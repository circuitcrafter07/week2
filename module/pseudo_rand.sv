==> flow/design.v <==
module pseudo_rand
  #(parameter WIDTH=257)   
  (input  logic clk,
   input  logic reset,
   output logic [WIDTH-1:0] rand_vect
  );
localparam LFSR_WIDTH =
  (WIDTH <= 64)   ? 64   :
  (WIDTH <= 128)  ? 128  :
  (WIDTH <= 257)  ? 257  : 0;    
localparam [LFSR_WIDTH-1:0] LFSR_POLY = {{(LFSR_WIDTH-8){1'b0}},
  (LFSR_WIDTH == 64)   ? 8'b00011011 :
  (LFSR_WIDTH == 128)  ? 8'b10000111 :
  (LFSR_WIDTH == 257)  ? 8'b11000101 : 8'b0};
bit [256:0] SEED = 257'h0_7163e168_713d5431_6684e132_5cd84848_f3048b46_76874654_0c45f864_04e4684a;
logic [LFSR_WIDTH-1:0] DEFAULT_lfsr_a1,
                       DEFAULT_lfsr_a2;
logic DEFAULT_reset_a0,
      DEFAULT_reset_a1;
generate
      always_ff @(posedge clk) DEFAULT_lfsr_a2[LFSR_WIDTH-1:0] <= DEFAULT_lfsr_a1[LFSR_WIDTH-1:0];
      always_ff @(posedge clk) DEFAULT_reset_a1 <= DEFAULT_reset_a0;
endgenerate
generate    
         assign DEFAULT_reset_a0 = reset;
         assign DEFAULT_lfsr_a1[LFSR_WIDTH-1:0] = DEFAULT_reset_a1 ? SEED : {DEFAULT_lfsr_a2[LFSR_WIDTH-2:0], 1'b0} ^ ({LFSR_WIDTH{DEFAULT_lfsr_a2[LFSR_WIDTH-1]}} & LFSR_POLY);
         assign rand_vect = DEFAULT_lfsr_a2[WIDTH-1:0]; endgenerate
endmodule
# Step by step through the tools: pseudo_rand
# Tool output for the design above, in the order of the flow.
# Lines are those of the file above, counted from 1.
# Cell names lack the library's common part.
design:
  top_module: "pseudo_rand"
  clock: "clk"
  lib: "sky130hd"
  lib_corner: "tt_025C_1v80"

# Word-level counts
# Source: Yosys, flattened and elaborated, memories not mapped. Widths are those after wreduce; folded enables and synchronous resets count as part of the registers. Registers that Yosys merges into a memory's read port (data or address) are not register bits. Print and check cells do not count. Equal cells are merged and count once.
op_classes:
  n_logic: 1
ops:
  columns: ["operator", "n"]
  rows:
  - ["257-bit by 8-bit bitwise XOR with 257-bit output", 1]
bits:
  ff_bits: 258
  input_bits: 2
  output_inout_bits: 257
  wordCells: 3

# Longest topological paths
# Depth = most cells in a row (Yosys ltp): at word level without a register or memory, in the mapped netlist without a sequential cell, where the memories' decode and read muxes count.
depth:
  depth_word: 1
  abc_area: 0
  ltp_mapped: 3
  mapped_depth_nobuf: 2

# Synthesis result
# Yosys stat after the flow's synthesis: flattened, memories mapped to cells. It holds for the ABC_AREA given above (unset counts as 0); a run with the other value may have another netlist.
by_type:
  columns: ["cell", "n", "area_total_um2"]
  rows:
  - ["dfxtp_1", 258, 5.16E+03]
  - ["nor2b_1", 147, 919.632]
  - ["or2_1", 81, 506.736]
  - ["or2_2", 26, 162.656]
  - ["buf_2", 22, 110.106]
  - ["buf_6", 4, 45.043]
  - ["xnor2_1", 3, 26.275]
  - ["clkbuf_1", 2, 7.507]
  - ["nor2_1", 2, 7.507]
  - ["nand2b_1", 1, 6.256]
mapped:
  mapped_cells: 546
  area_mm2: 0.0069567
  sequential_area_mm2: 0.005165
  ffs: 258
  buffers: 28

# Path before layout
# Path of least setup slack by OpenSTA after synthesis, without wires, with an ideal clock, recovery checks aside; 20% of the period is set as input and as output delay. Where synthesis merged equal registers, the netlist keeps one of their names.
synth_timing:
  path_kind: "register -> register"
  start: "register DEFAULT_reset_a1"
  end: "register DEFAULT_lfsr_a2[196]"
  clock_period_ns: 1.04
  setup_ns: 0.123
  launch_ns: 0.000
  arrival_ns: 0.844
  required_time_ns: 0.917
  slack_ns: 0.073
  path_delay_ns: 0.967
  stages: 4
  path_buffers: 2
  period_less_setup_slack_ns: 0.967
# "path_delay_ns" = arrival - input delay + setup time.
# "stages": output pins that drive a net of the path, with the launching flip-flop's if there is one; two outputs of one cell count as two.
# "period_less_setup_slack_ns" is the clock period less the worst setup slack; recovery checks do not enter. This is arithmetic on one report: input and output delays are still those of the set period (20% each).
synth_between:
  cell_sequence: "dfxtp_1 > buf_6 > buf_6 > or2_2"
  elab_chain_len: 0
  cone_cells: 0
  cone_lines: 0
synth_lines:
  columns: ["element", "line_no", "rtl"]
  rows:
  - ["start, declared", 19, "DEFAULT_reset_a1;"]
  - ["start, assigned", 22, "always_ff @(posedge clk) DEFAULT_reset_a1 <= DEFAULT_reset_a0;"]
  - ["end, assigned", 21, "always_ff @(posedge clk) DEFAULT_lfsr_a2[LFSR_WIDTH-1:0] <= DEFAULT_lfsr_a1[LFSR_WIDTH-1:0];"]
  - ["end, declared", 17, "DEFAULT_lfsr_a2;"]

# Path in the finished layout
# Path of least setup slack in the final report of record 1 (OpenROAD, finished layout, wires in). Where an end is a register, its clock arrival counts in the times.
layout_timing:
  path_kind: "register -> output"
  start: "register DEFAULT_lfsr_a2[256]"
  end: "output rand_vect[256]"
  clock_period_ns: 1.18
  output_delay_ns: 0.24
  launch_ns: 0.52
  arrival_ns: 0.97
  required_time_ns: 0.94
  slack_ns: -0.03
  stages: 2
  path_buffers: 1
layout_between:
  cell_sequence: "dfxtp_4 > buf_6"
  elab_chain_len: 0
  cone_cells: 0
  cone_lines: 0
layout_lines:
  columns: ["element", "line_no", "rtl"]
  rows:
  - ["start, declared", 17, "DEFAULT_lfsr_a2;"]
  - ["start, assigned", 21, "always_ff @(posedge clk) DEFAULT_lfsr_a2[LFSR_WIDTH-1:0] <= DEFAULT_lfsr_a1[LFSR_WIDTH-1:0];"]
  - ["end, declared", 5, "output logic [WIDTH-1:0] rand_vect"]

Wiki page: pseudo_rand / flow data

Stored flow runs of pseudo_rand (2 of them; Yosys, OpenROAD, sky130hd). They differ in their settings and are not a sequence. Constraints: input delay and output delay 20% of the set period each, output load 0.01 pF.
By "achieved_clock_period_ns" is meant the clock period of the run minus its worst setup slack. This is arithmetic on one report: input and output delays are still those of the set period (20% each).
"worst_setup_path_time_ns" means the part of the period allowed to the worst setup path (the constraints hold back 20% at inputs and 20% at outputs) less its slack; where the path has registers, the arrival times of their clocks count too.

--- record 1 ---
==> flow/run.sh <==
#!/bin/bash
# the make line also repeats the synthesis and layout settings of config.mk as NAME=value (left out here)
make -C /OpenROAD-flow-scripts/flow DESIGN_CONFIG=/design/flow/config.mk WORK_HOME=/design/flow/orfs CLKGATE_MAP_FILE= finish
==> flow/config.mk <==
export PLATFORM = sky130hd
export DESIGN_NAME = pseudo_rand
export DESIGN_NICKNAME = pseudo_rand
export VERILOG_FILES = /design/flow/design.v
export SDC_FILE = /design/flow/constraint.sdc
export NUM_CORES = 4
export LEC_CHECK = 0
export CAP_MARGIN = 20
export CELL_PAD_IN_SITES_DETAIL_PLACEMENT = 0
export CORE_MARGIN = 7
export CORE_UTILIZATION = 31
export CTS_CLUSTER_SIZE = 89
export GPL_TIMING_DRIVEN = 0
export PLACE_DENSITY_LB_ADDON = 0.05
export SLEW_MARGIN = 20
==> flow/constraint.sdc <==
create_clock -name core_clock -period 1.18 [get_ports {clk}]
set_input_delay 0.2360 -clock core_clock [delete_from_list [all_inputs] [get_ports {clk}]]
set_output_delay 0.2360 -clock core_clock [all_outputs]
set_load 0.01 [all_outputs]

==> results, as YAML <==
results:
  post_route_stdcell_area_mm2: 0.0115899
  design_die_area_mm2: 0.0268304
  synthArea_mm2: 0.0069567
  worst_setup_path_time_ns: 0.97
  path_kind: "register -> output"
  utilization_pct: 52.9
  achieved_clock_period_ns: 1.210
  fin_ws_ns: -0.030
  tns_setup_ns: -1.326

--- record 2 ---
==> flow/run.sh <==
#!/bin/bash
# the make line also repeats the synthesis and layout settings of config.mk as NAME=value (left out here)
make -C /OpenROAD-flow-scripts/flow DESIGN_CONFIG=/design/flow/config.mk WORK_HOME=/design/flow/orfs CLKGATE_MAP_FILE= finish
==> flow/config.mk <==
export PLATFORM = sky130hd
export DESIGN_NAME = pseudo_rand
export DESIGN_NICKNAME = pseudo_rand
export VERILOG_FILES = /design/flow/design.v
export SDC_FILE = /design/flow/constraint.sdc
export NUM_CORES = 4
export LEC_CHECK = 0
export CAP_MARGIN = 10
export CELL_PAD_IN_SITES_DETAIL_PLACEMENT = 0
export CELL_PAD_IN_SITES_GLOBAL_PLACEMENT = 3
export CORE_ASPECT_RATIO = 1.9
export CORE_MARGIN = 2
export CORE_UTILIZATION = 25
export MAX_ROUTING_LAYER = met5
export MIN_ROUTING_LAYER = met2
export PLACE_DENSITY_LB_ADDON = 0.21
export SETUP_SLACK_MARGIN = 0.09
export SLEW_MARGIN = 20
==> flow/constraint.sdc <==
create_clock -name core_clock -period 0.993 [get_ports {clk}]
set_input_delay 0.1986 -clock core_clock [delete_from_list [all_inputs] [get_ports {clk}]]
set_output_delay 0.1986 -clock core_clock [all_outputs]
set_load 0.01 [all_outputs]

==> results, as YAML <==
results:
  design_die_area_mm2: 0.0292466
  worst_setup_path_time_ns: 1.00
  path_kind: "register -> output"
  fin_ws_ns: -0.208
  tns_setup_ns: -61.840
  utilization_pct: 49.9
  achieved_clock_period_ns: 1.201
  synthArea_mm2: 0.0069567
  post_route_stdcell_area_mm2: 0.0137319
